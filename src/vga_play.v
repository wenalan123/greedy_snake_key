==> flow/design.v <==
module  vga_play(
        input                   clk                     ,
        input                   rst_n                   ,
        input         [ 1: 0]   object                  ,
        input         [ 5: 0]   apple_x                 ,
        input         [ 4: 0]   apple_y                 ,
        output  reg   [ 9: 0]   pixel_x                 ,
        output  reg   [ 9: 0]   pixel_y                 ,
        output  reg   [ 7: 0]   play_vga_r              ,
        output  reg   [ 7: 0]   play_vga_g              ,
        output  reg   [ 7: 0]   play_vga_b              ,
        output  wire            play_hs                 ,
        output  wire            play_vs 
);
parameter   LinePeriod      =       800                         ;
parameter   H_SyncPulse     =       96                          ;
parameter   H_BackPorch     =       48                          ;
parameter   H_ActivePix     =       640                         ;
parameter   H_FrontPorch    =       16                          ;
parameter   Hde_start       =       H_SyncPulse + H_BackPorch   ; 
parameter   Hde_end         =       Hde_start + H_ActivePix     ; 
parameter   FramePeriod     =       525                         ;
parameter   V_SyncPulse     =       2                           ;
parameter   V_BackPorch     =       33                          ;
parameter   V_ActivePix     =       480                         ;
parameter   V_FrontPorch    =       10                          ;
parameter   Vde_start       =       V_SyncPulse + V_BackPorch   ; 
parameter   Vde_end         =       Vde_start + V_ActivePix     ; 
parameter   Red_Wide        =       16                          ;
parameter   NONE            =       2'b00                       ;
parameter   HEAD            =       2'b01                       ;
parameter   BODY            =       2'b10                       ;
reg                             hsync                           ;
reg                             vsync                           ;
reg     [ 9: 0]                 h_cnt                           ;
wire                            add_h_cnt                       ;
wire                            end_h_cnt                       ;
reg     [ 9: 0]                 v_cnt                           ;
wire                            add_v_cnt                       ; 
wire                            end_v_cnt                       ;
wire                            valid_area                      ; 
reg     [ 3: 0]                 snake_x                         ;
reg     [ 3: 0]                 snake_y                         ; 
wire                            wall_area                       ; 
assign  play_hs      =       hsync;
assign  play_vs      =       vsync;
always @(posedge clk or negedge rst_n)begin
    if(!rst_n)begin
        h_cnt <= 0;
    end
    else if(add_h_cnt)begin
        if(end_h_cnt)
            h_cnt <= 0;
        else
            h_cnt <= h_cnt + 1'b1;
    end
end
assign add_h_cnt     =       1'b1;
assign end_h_cnt     =       add_h_cnt && h_cnt== LinePeriod-1;
always @(posedge clk or negedge rst_n)begin 
    if(!rst_n)begin
        v_cnt <= 0;
    end
    else if(add_v_cnt)begin
        if(end_v_cnt)
            v_cnt <= 0;
        else
            v_cnt <= v_cnt + 1'b1;
    end
end
assign add_v_cnt     =       end_h_cnt;
assign end_v_cnt     =       add_v_cnt && v_cnt== FramePeriod-1;
always @(posedge clk or negedge rst_n)begin
    if(!rst_n)begin
        pixel_x <= 0;
        pixel_y <= 0;
    end
    else if(valid_area)begin
            pixel_x <= h_cnt - Hde_start + 2; 
            pixel_y <= v_cnt - Vde_start; 
    end
    else begin
        pixel_x <= 0;
        pixel_y <= 0;
    end
end
always  @(posedge clk or negedge rst_n)begin
    if(rst_n==1'b0)begin
        hsync   <=      1'b0;
    end
    else if(add_h_cnt && h_cnt == H_SyncPulse-1)begin
        hsync   <=      1'b1;
    end
    else if(end_h_cnt)begin
        hsync   <=      1'b0;
    end
end
always  @(posedge clk or negedge rst_n)begin
    if(rst_n==1'b0)begin
        vsync   <=      1'b0;
    end
    else if(add_v_cnt && v_cnt == V_SyncPulse-1)begin
        vsync   <=      1'b1;
    end
    else if(end_v_cnt)begin
        vsync   <=      1'b0;
    end
end
assign  valid_area        =   (h_cnt >= Hde_start - 1 && h_cnt < Hde_end - 1 && v_cnt >= Vde_start && v_cnt < Vde_end); 
assign  wall_area    =   (h_cnt >= Hde_start -1 && h_cnt < Hde_start - 1 + Red_Wide) || (h_cnt >= Hde_end - 1 - Red_Wide && h_cnt < Hde_end - 1) || (v_cnt >= Vde_start && v_cnt < Vde_start + Red_Wide) || (v_cnt >= Vde_end - Red_Wide && v_cnt < Vde_end);
always  @(posedge clk or negedge rst_n)begin
    if(rst_n==1'b0)begin
        play_vga_r   <=      8'h0;
        play_vga_g   <=      8'h0;
        play_vga_b   <=      8'h0;
    end
    else if(valid_area)begin
        if(wall_area)begin
            play_vga_r   <=      8'hff;
            play_vga_g   <=      8'h00;
            play_vga_b   <=      8'h00;
        end
        else if(pixel_x[9:4] == apple_x && pixel_y[9:4] == apple_y)begin 
            play_vga_r   <=      8'hff;
            play_vga_g   <=      8'hff;
            play_vga_b   <=      8'h00;
        end
        else if(object == NONE)begin
                play_vga_r   <=      8'h00;
                play_vga_g   <=      8'h00;
                play_vga_b   <=      8'h00;
            end
        else if(object == HEAD || object == BODY)begin
            case({snake_x,snake_y})
                8'b0000_0000,8'b0000_1111,8'b1111_0000,8'b1111_11111:begin
                    play_vga_r   <=      8'h00;
                    play_vga_g   <=      8'h00;
                    play_vga_b   <=      8'h00;
                end    
                default:begin
                    if(object == HEAD)begin
                        play_vga_r   <=      8'h00;
                        play_vga_g   <=      8'hff;
                        play_vga_b   <=      8'h00;
                    end
                    else begin
                        play_vga_r   <=      8'h00;
                        play_vga_g   <=      8'hff;
                        play_vga_b   <=      8'hff;
                    end
                end
            endcase
        end
    end
    else begin
        play_vga_r   <=      8'h0;
        play_vga_g   <=      8'h0;
        play_vga_b   <=      8'h0;
    end
end
always  @(posedge clk or negedge rst_n)begin
    if(rst_n==1'b0)begin
        snake_x     <=      'd0;
        snake_y     <=      'd0;
    end
    else if(valid_area)begin
        snake_x     <=      pixel_x[3:0];
        snake_y     <=      pixel_y[3:0];
    end
end
endmodule
* Reports on vga_play
What the tools print for vga_play, step after step.
Lines are those of the file above, counted from 1.
Operators: Yosys type, input widths -> output width; for muxes data width and select width s.
Cell names lack the library's common part.
Not given: --
- Design top :: vga_play
- Clock :: clk
- Standard-cell library :: sky130hd
- Corner :: tt_025C_1v80

* Word-level counts
Counts by Yosys on the flattened word-level netlist (proc, flatten, opt, wreduce; memories kept). Register bits leave out memories and registers merged into their read ports (data or address). Print and check cells are left out. Cells with the same type and inputs are merged into one.
- Flip-flop bits (word level) :: 74
- Output and inout bits :: 46
- $add $sub $neg :: 5
- $lt $le $gt $ge :: 8
- Equality and inequality tests :: 12
- Multiplexer cells :: 26
- Reduce/logical cells :: 19
** Operators by type and width (number)
- $mux 8 :: 18
- $mux 10 :: 4
- $add 10x1->10 const B :: 2
- $lt 10x10->1 const B :: 2
- $eq 10x10->1 const B :: 2
- $eq 8x8->1 const B :: 2
- $logic_and 1x1->1 :: 10
- $eq 10x1->1 const B :: 1
- $ge 10x10->1 const B :: 1
- $add 10x3->10 const B :: 1
- $sub 10x6->10 const B :: 1
- $ge 10x6->1 const B :: 1
- $lt 10x6->1 const B :: 1
- $eq 10x7->1 const B :: 1
- $sub 10x8->10 const B :: 1
- $ge 10x8->1 const B :: 1
- $lt 10x8->1 const B :: 1
- $ge 10x9->1 const B :: 1
- $eq 8x4->1 const B :: 1
- $logic_not 8->1 :: 1
- $eq 6x5->1 :: 1
- $eq 6x6->1 :: 1
- $ne 5x1->1 const B :: 1
- $logic_or 1x1->1 :: 4
- $reduce_bool 2->1 :: 2
- $reduce_or 4->1 :: 1
- $mux 1 :: 4
- $eq 2x1->1 const B :: 1
Not listed: further kinds 2, cells in them 2.

* Logic depth
Yosys ltp: most cells in a row. Word level: on the elaborated netlist, between registers, memories and ports. Mapped: between sequential cells and ports; inverters and the memories' decode and read muxes count.
- Depth after elaboration :: 8
- ABC_AREA :: 1
- Depth in mapped cells :: 12
- Depth with buffers taken out :: 12

* Mapped cells and area
Source: synth_stat.txt of the flow (Yosys; design flattened, memories mapped). It holds for the ABC_AREA given above (unset counts as 0); a run with the other value may have another netlist.
The area totals of this step are shown rounded.
- Mapped cells :: 410
- Chip area (Yosys) :: 3063 um2
- Sequential part of the area :: 1326 um2
- Flip-flop cells :: 53
** Cell types (number)
- dfrtp_1 :: 53
- nand2_1 :: 104
- inv_1 :: 62
- nor2_1 :: 56
- buf_4 :: 22
- nand3_1 :: 25
- xor2_1 :: 13
- o21ai_0 :: 20
- ha_1 :: 7
- a21oi_1 :: 11
- nand4_1 :: 6
- buf_6 :: 2
- nor2_8 :: 1
- nor3_1 :: 4
- nand2_2 :: 3
- o22ai_1 :: 3
- a21oi_2 :: 2
- buf_2 :: 3
Other cell types: 11; their cells: 13.

* Worst setup path after synthesis
OpenSTA on the mapped netlist: ideal clock, no wires. The path of least setup slack (recovery checks aside). Input and output delay are each 20% of the period. Register names are those of the netlist, which keeps one name where synthesis merged equal registers.
- Path type :: reg-to-reg
- Start point :: register v_cnt[0]
- End point :: register snake_x[0]
- Period :: 2350 ps
- Setup time :: 116 ps
- Data arrival time :: 1587 ps
- Data required time :: 2234 ps
- Path slack :: 646 ps
- Delay of the path :: 1703 ps
- Stages :: 11
- Path buffers :: 1
- Period reached after synthesis :: 1704 ps
"delay of the path" = arrival - input delay + setup time.
"stages": output pins that drive a net of the path, with the launching flip-flop's if there is one; two outputs of one cell count as two.
"period reached after synthesis" = period - worst setup slack (recovery checks aside). The figure is calculated, with input and output delays left at 20% of the set period.
The rows between start and end are the longest chain of elaborated cells between them; the timing report does not say that the signal goes this way. Where chains are equally long, one stands for them.
Each line given opens the expression or statement behind the cell; cells for indexed reads and writes are added by Yosys, which also makes memories of some case tables.
A register here has more assigning lines than the two given.
- Path through :: dfrtp_1 ha_1 nor2_1 nand2_2 o21ai_2 nand2_2 nor2_8 inv_2 buf_6 nand2_1 nand2_1
- Length of the longest elaborated chain :: 3
- Elaborated cells between the ends (all ways) :: 4
** RTL lines, path post-synthesis
- from (decl) :: RTL line 38 : reg     [ 9: 0]                 v_cnt                           ;
- from (assign) :: RTL line 62 : v_cnt <= 0;
- from (assign) :: RTL line 68 : v_cnt <= v_cnt + 1'b1;
- $ge 10x6->1 :: RTL line 109 : assign  valid_area        =   (h_cnt >= Hde_start - 1 && h_cnt < Hde_end - 1 && v_cnt >= Vde_start && v_cnt < ...
- $logic_and 1x1->1 x2 :: RTL line 109
- to (assign) :: RTL line 163 : snake_x     <=      'd0;
- to (assign) :: RTL line 167 : snake_x     <=      pixel_x[3:0];
- to (decl) :: RTL line 42 : reg     [ 3: 0]                 snake_x                         ;

* Path in the finished layout
Path of least setup slack in the final report of record 1 (OpenROAD, finished layout, wires in). Where an end is a register, its clock arrival counts in the times.
The path's times are printed in steps of 10 ps; the period is the one set.
- Path type :: reg-to-reg
- Start point :: register v_cnt[0]
- End point :: register pixel_x[3]
- Period :: 3430 ps
- Setup time :: 90 ps
- Data arrival time :: 2410 ps
- Data required time :: 3650 ps
- Path slack :: 1240 ps
- Stages :: 9
- Path buffers :: 0
The rows between start and end are the longest chain of elaborated cells between them; the timing report does not say that the signal goes this way. Where chains are equally long, one stands for them.
A register here has more assigning lines than the two given.
- Path through :: dfrtp_1 ha_1 nor2_1 nand2_2 o21ai_2 nand2_2 nor2_8 inv_2 nor3b_1
- Length of the longest elaborated chain :: 4
- Elaborated cells between the ends (all ways) :: 5
** RTL lines, path after layout
- from (decl) :: RTL line 38 : reg     [ 9: 0]                 v_cnt                           ;
- from (assign) :: RTL line 62 : v_cnt <= 0;
- from (assign) :: RTL line 68 : v_cnt <= v_cnt + 1'b1;
- $ge 10x6->1 :: RTL line 109 : assign  valid_area        =   (h_cnt >= Hde_start - 1 && h_cnt < Hde_end - 1 && v_cnt >= Vde_start && v_cnt < ...
- $logic_and 1x1->1 x2 :: RTL line 109
- $mux 10 :: RTL line 78 : else if(valid_area)begin
- to (assign) :: RTL line 75 : pixel_x <= 0;
- to (assign) :: RTL line 79 : pixel_x <= h_cnt - Hde_start + 2;
- to (decl) :: RTL line 7 : output  reg   [ 9: 0]   pixel_x                 ,

# Flow runs of vga_play

Record of 2 stored runs of the RTL-to-layout flow on vga_play, platform sky130hd. The runs are unordered. Constraints: input delay and output delay 20% of the set period each, output load 0.01 pF.
"achieved clock period": clock period set for the run, less the worst setup slack. It is reckoned from that one timing run; input and output delays stay at 20% of the period that was set.
"allowed time less slack (worst setup path)" is the time allowed to the run's worst setup path (the clock period less input and output delay, where it has them) less its slack. Clock arrival times count: a late capture clock shortens it, a late launch clock lengthens it.
"allowed time less slack (worst setup path)" is given in steps of 10 ps.
Measured values are rounded.

** Record 1
- Settings :: period_ns=3.43; CORE_UTILIZATION=32; SETUP_SLACK_MARGIN=-0.09; PLACE_DENSITY_LB_ADDON=0.05; CORE_MARGIN=10; CELL_PAD_IN_SITES_DETAIL_PLACEMENT=1; TNS_END_PERCENT=55; ABC_AREA=1; GPL_TIMING_DRIVEN=1; MIN_ROUTING_LAYER=met2; MAX_ROUTING_LAYER=met4; CAP_MARGIN=20; SLEW_MARGIN=20
- Achieved clock period :: 2186 ps
- Allowed time less slack (worst setup path) :: 2190 ps
- Class of the worst setup path :: reg-to-reg
- Standard-cell area after routing :: 3722 um2
- Setup slack of the critical path :: 1244 ps
- Chip area in the Yosys report :: 3063 um2
- Overall die area :: 13890 um2
- Post-route setup TNS :: 0 ps

** Record 2
- Settings :: period_ns=1.96; CORE_UTILIZATION=61; SETUP_SLACK_MARGIN=-0.04; PLACE_DENSITY=0.88; CORE_ASPECT_RATIO=0.59; CELL_PAD_IN_SITES_DETAIL_PLACEMENT=0; GPL_TIMING_DRIVEN=1; CTS_CLUSTER_DIAMETER=138; SLEW_MARGIN=40; MIN_ROUTING_LAYER=met1; CAP_MARGIN=20; CORE_MARGIN=2
- Standard-cell area after routing :: 3782 um2
- Post-route setup TNS :: 0 ps
- Allowed time less slack (worst setup path) :: 1930 ps
- Class of the worst setup path :: reg-to-reg
- Chip area in the Yosys report :: 2992 um2
- Setup slack of the critical path :: 27 ps
- Achieved clock period :: 1933 ps
- Overall die area :: 5500 um2
