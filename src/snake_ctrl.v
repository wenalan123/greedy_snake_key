==> flow/design.v <==
module  snake_ctrl(
        input                   clk                     ,
        input                   rst_n                   ,
        input                   key_left                ,
        input                   key_right               ,
        input                   key_up                  ,
        input                   key_down                ,
        input         [ 9: 0]   pixel_x                 ,
        input         [ 9: 0]   pixel_y                 ,
        input         [ 2: 0]   game_status             ,
        input                   body_add_sig            ,
        output  wire  [ 5: 0]   head_x                  ,
        output  wire  [ 4: 0]   head_y                  ,
        output  reg             hit_body                ,
        output  reg             hit_wall                ,
        output  reg   [ 1: 0]   object 
);
parameter   TIME_250MS  =       6_250_000                       ;
localparam  PLAY    =           3'b010                          ;
parameter   IDLE        =       3'd0                            ; 
parameter   LETF        =       3'd1                            ;
parameter   RIGHT       =       3'd2                            ;
parameter   UP          =       3'd3                            ;
parameter   DOWN        =       3'd4                            ;
reg     [ 2: 0]                 status_c                        ;
reg     [ 2: 0]                 status_n                        ;
parameter   NONE        =       2'b00                           ;
parameter   HEAD        =       2'b01                           ;
parameter   BODY        =       2'b10                           ; 
wire    [ 5: 0]                 block_x                         ;
wire    [ 5: 0]                 block_y                         ;
reg     [22: 0]                 cnt0                            ;
wire                            add_cnt0                        ;
wire                            end_cnt0                        ;
reg     [ 5: 0]                 body_x[15: 0]                   ;
reg     [ 4: 0]                 body_y[15: 0]                   ;
reg     [15: 0]                 snake_light                     ;
reg     [ 3: 0]                 body_num                        ; 
assign  head_x      =       body_x[0];
assign  head_y      =       body_y[0];
always @(posedge clk or negedge rst_n)begin
    if(!rst_n)begin
        cnt0 <= 0;
    end
    else if(add_cnt0)begin
        if(end_cnt0)
            cnt0 <= 0;
        else
            cnt0 <= cnt0 + 1'b1;
    end
end
assign add_cnt0     =       1'b1;       
assign end_cnt0     =       add_cnt0 && cnt0 == TIME_250MS;
parameter   D_RIGHT     =       3'd0                           ;
parameter   D_LEFT      =       3'd1                           ;
parameter   D_UP        =       3'd2                           ;
parameter   D_DOWN      =       3'd3                           ;
parameter   D_NONE      =       3'd4                           ;
reg     [ 2: 0]                 direct                          ; 
always  @(posedge clk or negedge rst_n)begin
    if(rst_n==1'b0)begin
        direct  <=  D_NONE;
    end
    else if(key_left)begin
        direct  <=  D_LEFT;
    end
    else if(key_right)begin
        direct  <=  D_RIGHT;
    end
    else if(key_up)begin
        direct  <=  D_UP;
    end
    else if(key_down)begin
        direct  <=  D_DOWN;
    end
    else 
        direct  <=  D_NONE;
end
always@(posedge clk or negedge rst_n)begin
    if(!rst_n)begin
        status_c <= IDLE;
    end
    else begin
        status_c <= status_n;
    end
end
always@(*)begin
    if(game_status == PLAY)
        case(status_c)
            IDLE:begin 
                if(direct == D_UP)begin
                    status_n = UP;
                end
                else if(direct == D_DOWN)begin
                    status_n = DOWN;
                end
                else if(direct == D_RIGHT)begin
                    status_n = RIGHT;
                end
                else begin
                    status_n = status_c;
                end
            end
            RIGHT:begin
                if(direct == D_UP)begin
                    status_n = UP;
                end
                else if(direct == D_DOWN)begin
                    status_n = DOWN;
                end
                else begin
                    status_n = status_c;
                end
            end
            LETF:begin
                if(direct == D_UP)begin
                    status_n = UP;
                end
                else if(direct == D_DOWN)begin
                    status_n = DOWN;
                end
                else begin
                    status_n = status_c;
                end
            end
            UP:begin
                if(direct == D_RIGHT)begin
                    status_n = RIGHT;
                end
                else if(direct == D_LEFT)begin
                    status_n = LETF;
                end
                else begin
                    status_n = status_c;
                end
            end
            DOWN:begin
                if(direct == D_RIGHT)begin
                    status_n = RIGHT;
                end
                else if(direct == D_LEFT)begin
                    status_n = LETF;
                end
                else begin
                    status_n = status_c;
                end
            end
            default:begin
                status_n = IDLE;
            end
        endcase
    else
        status_n    <=      IDLE;
end
always  @(posedge clk or negedge rst_n)begin
    if(rst_n==1'b0)begin
        hit_wall    <=      1'b0;
    end
    else if(game_status == PLAY)begin
        case(status_c)
            UP:if(body_y[0] == 5'd0)
                    hit_wall    <=      1'b1;
                else
                    hit_wall    <=      1'b0;
            DOWN:if(body_y[0] == 5'd29)
                    hit_wall    <=      1'b1;
                else
                    hit_wall    <=      1'b0;
            RIGHT:if(body_x[0] == 6'd39)
                    hit_wall    <=      1'b1;
                else
                    hit_wall    <=      1'b0;
            LETF:if(body_x[0] == 6'd0)
                    hit_wall    <=      1'b1;
                else
                    hit_wall    <=      1'b0;
            default:
                hit_wall    <=      1'b0;
        endcase
    end
    else
        hit_wall    <=      1'b0;
end
always  @(posedge clk or negedge rst_n)begin
    if(rst_n==1'b0)begin
        hit_body    <=      1'b0; 
    end
    else if((body_x[0] == body_x[ 1] && body_y[0] == body_y[ 1] && snake_light[ 1] == 1'b1)|
            (body_x[0] == body_x[ 2] && body_y[0] == body_y[ 2] && snake_light[ 2] == 1'b1)|
            (body_x[0] == body_x[ 3] && body_y[0] == body_y[ 3] && snake_light[ 3] == 1'b1)|
            (body_x[0] == body_x[ 4] && body_y[0] == body_y[ 4] && snake_light[ 4] == 1'b1)|
            (body_x[0] == body_x[ 5] && body_y[0] == body_y[ 5] && snake_light[ 5] == 1'b1)|
            (body_x[0] == body_x[ 6] && body_y[0] == body_y[ 6] && snake_light[ 6] == 1'b1)|
            (body_x[0] == body_x[ 7] && body_y[0] == body_y[ 7] && snake_light[ 7] == 1'b1)|
            (body_x[0] == body_x[ 8] && body_y[0] == body_y[ 8] && snake_light[ 8] == 1'b1)|
            (body_x[0] == body_x[ 9] && body_y[0] == body_y[ 9] && snake_light[ 9] == 1'b1)|
            (body_x[0] == body_x[10] && body_y[0] == body_y[10] && snake_light[10] == 1'b1)|
            (body_x[0] == body_x[11] && body_y[0] == body_y[11] && snake_light[11] == 1'b1)|
            (body_x[0] == body_x[12] && body_y[0] == body_y[12] && snake_light[12] == 1'b1)|
            (body_x[0] == body_x[13] && body_y[0] == body_y[13] && snake_light[13] == 1'b1)|
            (body_x[0] == body_x[14] && body_y[0] == body_y[14] && snake_light[14] == 1'b1)|
            (body_x[0] == body_x[15] && body_y[0] == body_y[15] && snake_light[15] == 1'b1)
            )begin
        hit_body    <=      1'b1;
    end
    else
        hit_body    <=      1'b0;
end
always  @(posedge clk or negedge rst_n)begin
    if(rst_n==1'b0)begin
        body_x[0]    <=      'd10;
        body_y[0]    <=      'd5;
    end
    else if(game_status == PLAY)begin
        case(status_c)
            UP:     if(end_cnt0)    
                        body_y[0]   <=  body_y[0] - 1'b1;
            DOWN:   if(end_cnt0)   
                        body_y[0]   <=  body_y[0] + 1'b1;
            RIGHT:  if(end_cnt0)
                        body_x[0]   <=  body_x[0] + 1'b1;
            LETF:   if(end_cnt0)
                        body_x[0]   <=  body_x[0] - 1'b1;            
            default:begin
                body_x[0]    <=      'd10;
                body_y[0]    <=      'd5;
            end
        endcase
    end
    else begin
        body_x[0]    <=      'd10;
        body_y[0]    <=      'd5;
    end
end
always  @(posedge clk or negedge rst_n)begin
    if(rst_n==1'b0)begin
        body_x[ 1]   <=      6'd9;
        body_y[ 1]   <=      5'd5;
        body_x[ 2]   <=      6'd8;
        body_y[ 2]   <=      5'd5;
        body_x[ 3]   <=      6'd0;
        body_y[ 3]   <=      5'd0;
        body_x[ 4]   <=      6'd0;
        body_y[ 4]   <=      5'd0;
        body_x[ 5]   <=      6'd0;
        body_y[ 5]   <=      5'd0;
        body_x[ 6]   <=      6'd0;
        body_y[ 6]   <=      5'd0;
        body_x[ 7]   <=      6'd0;
        body_y[ 7]   <=      5'd0;
        body_x[ 8]   <=      6'd0;
        body_y[ 8]   <=      5'd0;
        body_x[ 9]   <=      6'd0;
        body_y[ 9]   <=      5'd0;
        body_x[10]   <=      6'd0;
        body_y[10]   <=      5'd0;
        body_x[11]   <=      6'd0;
        body_y[11]   <=      5'd0;
        body_x[12]   <=      6'd0;
        body_y[12]   <=      5'd0;
        body_x[13]   <=      6'd0;
        body_y[13]   <=      5'd0;
        body_x[14]   <=      6'd0;
        body_y[14]   <=      5'd0;
        body_x[15]   <=      6'd0;
        body_y[15]   <=      5'd0;
    end
    else if(status_c != IDLE && end_cnt0 && game_status == PLAY)begin
        body_x[ 1]   <=      body_x[ 0];   
        body_y[ 1]   <=      body_y[ 0];
        body_x[ 2]   <=      body_x[ 1];
        body_y[ 2]   <=      body_y[ 1];
        body_x[ 3]   <=      body_x[ 2];
        body_y[ 3]   <=      body_y[ 2];
        body_x[ 4]   <=      body_x[ 3];
        body_y[ 4]   <=      body_y[ 3];
        body_x[ 5]   <=      body_x[ 4];
        body_y[ 5]   <=      body_y[ 4];
        body_x[ 6]   <=      body_x[ 5];
        body_y[ 6]   <=      body_y[ 5];
        body_x[ 7]   <=      body_x[ 6];
        body_y[ 7]   <=      body_y[ 6];
        body_x[ 8]   <=      body_x[ 7];
        body_y[ 8]   <=      body_y[ 7];
        body_x[ 9]   <=      body_x[ 8];
        body_y[ 9]   <=      body_y[ 8];
        body_x[10]   <=      body_x[ 9];
        body_y[10]   <=      body_y[ 9];
        body_x[11]   <=      body_x[10];
        body_y[11]   <=      body_y[10];
        body_x[12]   <=      body_x[11];
        body_y[12]   <=      body_y[11];
        body_x[13]   <=      body_x[12];
        body_y[13]   <=      body_y[12];
        body_x[14]   <=      body_x[13];
        body_y[14]   <=      body_y[13];
        body_x[15]   <=      body_x[14];
        body_y[15]   <=      body_y[14];
    end
    else if(game_status != PLAY)begin
        body_x[ 1]   <=      6'd9;
        body_y[ 1]   <=      5'd5;
        body_x[ 2]   <=      6'd8;
        body_y[ 2]   <=      5'd5;
        body_x[ 3]   <=      6'd0;
        body_y[ 3]   <=      5'd0;
        body_x[ 4]   <=      6'd0;
        body_y[ 4]   <=      5'd0;
        body_x[ 5]   <=      6'd0;
        body_y[ 5]   <=      5'd0;
        body_x[ 6]   <=      6'd0;
        body_y[ 6]   <=      5'd0;
        body_x[ 7]   <=      6'd0;
        body_y[ 7]   <=      5'd0;
        body_x[ 8]   <=      6'd0;
        body_y[ 8]   <=      5'd0;
        body_x[ 9]   <=      6'd0;
        body_y[ 9]   <=      5'd0;
        body_x[10]   <=      6'd0;
        body_y[10]   <=      5'd0;
        body_x[11]   <=      6'd0;
        body_y[11]   <=      5'd0;
        body_x[12]   <=      6'd0;
        body_y[12]   <=      5'd0;
        body_x[13]   <=      6'd0;
        body_y[13]   <=      5'd0;
        body_x[14]   <=      6'd0;
        body_y[14]   <=      5'd0;
        body_x[15]   <=      6'd0;
        body_y[15]   <=      5'd0;
    end
end
always  @(posedge clk or negedge rst_n)begin
    if(rst_n==1'b0)begin
        snake_light             <=  16'h0007;
    end
    else if(body_add_sig && game_status == PLAY)begin
        snake_light[body_num]   <=  1'b1;
    end
    else if(game_status != PLAY)begin
        snake_light <=  16'h0007;
    end
end
always  @(posedge clk or negedge rst_n)begin
    if(rst_n==1'b0)begin
        body_num    <=      'd3;
    end
    else if(body_add_sig && game_status == PLAY)begin
        body_num    <=      body_num + 1'b1;
    end
    else if(game_status != PLAY)begin
        body_num    <=      'd3;
    end
end
assign  block_x    =       pixel_x[9:4];
assign  block_y    =       pixel_y[9:4];
always  @(posedge clk or negedge rst_n)begin
    if(rst_n==1'b0)begin
        object  <=  NONE;
    end
    else if(block_x == body_x[0] && block_y == body_y[0] && snake_light[0] == 1'b1)begin
        object  <=  HEAD;
    end
    else if((block_x == body_x[ 1] && block_y == body_y[ 1] && snake_light[ 1] == 1'b1)|
            (block_x == body_x[ 2] && block_y == body_y[ 2] && snake_light[ 2] == 1'b1)|
            (block_x == body_x[ 3] && block_y == body_y[ 3] && snake_light[ 3] == 1'b1)|
            (block_x == body_x[ 4] && block_y == body_y[ 4] && snake_light[ 4] == 1'b1)|
            (block_x == body_x[ 5] && block_y == body_y[ 5] && snake_light[ 5] == 1'b1)|
            (block_x == body_x[ 6] && block_y == body_y[ 6] && snake_light[ 6] == 1'b1)|
            (block_x == body_x[ 7] && block_y == body_y[ 7] && snake_light[ 7] == 1'b1)|
            (block_x == body_x[ 8] && block_y == body_y[ 8] && snake_light[ 8] == 1'b1)|
            (block_x == body_x[ 9] && block_y == body_y[ 9] && snake_light[ 9] == 1'b1)|
            (block_x == body_x[10] && block_y == body_y[10] && snake_light[10] == 1'b1)|
            (block_x == body_x[11] && block_y == body_y[11] && snake_light[11] == 1'b1)|
            (block_x == body_x[12] && block_y == body_y[12] && snake_light[12] == 1'b1)|
            (block_x == body_x[13] && block_y == body_y[13] && snake_light[13] == 1'b1)|
            (block_x == body_x[14] && block_y == body_y[14] && snake_light[14] == 1'b1)|
            (block_x == body_x[15] && block_y == body_y[15] && snake_light[15] == 1'b1)
            )begin
        object  <=  BODY;
    end
    else begin
        object  <=  NONE;
    end
end
endmodule
==> Reports on snake_ctrl <==
The steps from the RTL of snake_ctrl to its reports follow in flow order.
Lines are those of the file above, counted from 1.
Library cell names are shortened.
{ "setup": {"top": "snake_ctrl", "clock": "clk", "lib": "sky130hd", "pvt_corner": "tt_025C_1v80"} }

==> Word-level counts <==
Yosys after proc, flatten, opt, wreduce and memory -nomap, before mapping. Print and check cells are not counted. Equal cells are merged and count once.
{ "word_totals": {"wordCells": 309, "input_bits": 30, "output_inout_bits": 15, "regBits": 229} }
{ "op_classes": {"muxes": 70, "n_reduce_logical": 77, "equal": 83, "bitwise": 31, "addsub": 7, "n_shift": 1} }
{ "ops": {"columns": ["operator", "count"], "rows": [
  ["equality test 6 bit", 31],
  ["two-way mux 6 bit", 21],
  ["two-way mux 5 bit", 20],
  ["equality test 6 x 5 -> 1 bit", 16],
  ["equality test 5 bit", 15],
  ["logical AND 1 bit", 65],
  ["two-way mux 3 bit", 12],
  ["two-way mux 16 bit", 2],
  ["bitwise OR 1 bit", 28],
  ["adder 23 x 1 -> 23 bit (second input constant)", 1],
  ["equality test 23 bit (second input constant)", 1],
  ["two-way mux 23 bit", 1],
  ["case mux 6 bit (select 3 bit)", 1],
  ["variable shift 1 x 5 -> 16 bit (first input constant)", 1],
  ["AND 16 bit", 1],
  ["bitwise OR 16 bit", 1],
  ["inverter 16 bit", 1],
  ["equality test 3 x 2 -> 1 bit (second input constant)", 5],
  ["case mux 5 bit (select 3 bit)", 1],
  ["!= test 3 bit (second input constant)", 4],
  ["AND reduction 3 bit", 3],
  ["case mux 3 bit (select 3 bit)", 1],
  ["!= test 4 bit (second input constant)", 2],
  ["two-way mux 4 bit", 2],
  ["equality test 3 x 1 -> 1 bit (second input constant)", 2],
  ["zero test 3 bit", 2],
  ["adder 6 x 1 -> 6 bit (second input constant)", 1],
  ["subtractor 6 x 1 -> 6 bit (second input constant)", 1]
]} }
Not listed: further kinds 18, cells in them 27.

==> Logic depth <==
Depth = most cells in a row (Yosys ltp): at word level without a register or memory, in the mapped netlist without a sequential cell, where the memories' decode and read muxes count.
{ "logic_depth": {"depth_word": 19, "abc_area": 0, "ltp_mapped": 11, "depth_no_buf": 10} }

==> Netlist <==
Source: synth_stat.txt of the flow (Yosys; design flattened, memories mapped). It holds for the ABC_AREA given above (unset counts as 0); a run with the other value may have another netlist.
{ "types": {"columns": ["type", "count", "area_total_um2"], "rows": [
  ["dfrtp_1", 214, 5.36E+03],
  ["xnor2_1", 270, 2.36E+03],
  ["a22o_1", 160, 1.4E+03],
  ["xor2_1", 106, 928.39],
  ["nand4_1", 78, 487.968],
  ["dfstp_2", 16, 420.403],
  ["clkbuf_1", 48, 180.173],
  ["nor2_1", 47, 176.419],
  ["nor4_1", 27, 168.912],
  ["ha_1", 13, 162.656],
  ["nor3_1", 26, 130.125],
  ["nand2_1", 34, 127.622],
  ["nor3b_1", 15, 112.608],
  ["buf_2", 21, 105.101],
  ["nand3_1", 19, 95.091],
  ["buf_1", 23, 86.333],
  ["inv_1", 22, 82.579],
  ["a21oi_1", 16, 80.077]
]} }
Not listed: further types 33, cells in them 92.
{ "synth_totals": {"mapped_cells": 1247, "synth_area_um2": 13158.9, "ff_cells": 230, "sequential_area_um2": 5775.5, "buf_cells": 92} }

==> Path before layout <==
OpenSTA on the mapped netlist: ideal clock, no wires. The path of least setup slack (recovery checks aside). Input and output delay are each 20% of the period. Register names are those of the netlist, which keeps one name where synthesis merged equal registers.
{ "synth_timing": {"path_kind": "reg2reg", "startpoint": "register body_y[0][0]", "endpoint": "register body_y[0][4]", "path_delay_ps": 2931, "slack_ps": 2129, "path_stages": 11, "tclk_ps": 5060, "launch_ps": 0, "t_required_ps": 4973, "arrival_time_ps": 2844, "setup_ps": 87, "n_path_buf": 2, "period_less_setup_slack_ps": 2931} }
"path_delay_ps" = arrival - input delay + setup time.
"path_stages" counts driving pins, that of a launching flip-flop among them; a cell with two outputs on the path counts twice.
"period_less_setup_slack_ps" = period - worst setup slack (recovery checks aside). The figure is calculated, with input and output delays left at 20% of the set period.
Between the ends stands the longest chain of elaborated cells between them, by number of cells; it is not shown to be the way that was timed. Of several equally long chains one is given.
Each line given opens the expression or statement behind the cell; cells for indexed reads and writes are added by Yosys, which also makes memories of some case tables.
At most two assigning lines are given for a register; there are more.
{ "synth_via": {"cell_sequence": "dfstp_2 buf_1 buf_1 inv_1 fa_1 inv_1 a21o_1 a21oi_1 xnor2_1 or4_1 o211ai_1", "elab_chain_cells": 4, "cone_cells": 6, "lines_between": 6, "cone_classes": "add/sub: 2; mux: 4"} }
{ "synth_rtl": {"columns": ["element", "line_no", "text"], "rows": [
  ["from (decl)", 36, "reg     [ 4: 0]                 body_y[15: 0]                   ;"],
  ["from (assign)", 217, "body_y[0]   <=  body_y[0] - 1'b1;"],
  ["from (assign)", 219, "body_y[0]   <=  body_y[0] + 1'b1;"],
  ["adder 5 x 1 -> 5 bit", 219, null],
  ["two-way mux 5 bit", 218, "DOWN:   if(end_cnt0)"],
  ["case mux 5 bit (select 3 bit)", 215, "case(status_c)"],
  ["two-way mux 5 bit", 214, "else if(game_status == PLAY)begin"],
  ["to (assign)", 217, null],
  ["to (assign)", 219, null],
  ["to (decl)", 36, null]
]} }

Memo
Re: implementation data of snake_ctrl

module snake_ctrl, platform sky130hd, 2 stored runs of the flow under differing settings, order arbitrary. Input and output delays are each 20% of the period that was set; the output load is 0.01 pF.
[
  {
    "run": "flow run A",
    "settings": { "period_ns": 2.64, "CORE_UTILIZATION": 59, "PLACE_DENSITY_LB_ADDON": 0.14, "CELL_PAD_IN_SITES_DETAIL_PLACEMENT": 2, "CTS_CLUSTER_SIZE": 14, "CAP_MARGIN": 40, "MIN_ROUTING_LAYER": "met1", "CORE_MARGIN": 2, "SLEW_MARGIN": 20 },
    "outcome": "stopped before the end: placement reported DPL-0033"
  },
  {
    "run": "flow run B",
    "settings": { "period_ns": 4.58, "CORE_UTILIZATION": 69, "SETUP_SLACK_MARGIN": 0.46, "PLACE_DENSITY_LB_ADDON": 0.11, "CELL_PAD_IN_SITES_DETAIL_PLACEMENT": 2, "ABC_AREA": 0, "CTS_CLUSTER_SIZE": 71, "MIN_ROUTING_LAYER": "met2", "CAP_MARGIN": 20, "CORE_MARGIN": 2, "SLEW_MARGIN": 20 },
    "outcome": "stopped before the end: placement reported DPL-0033"
  }
]
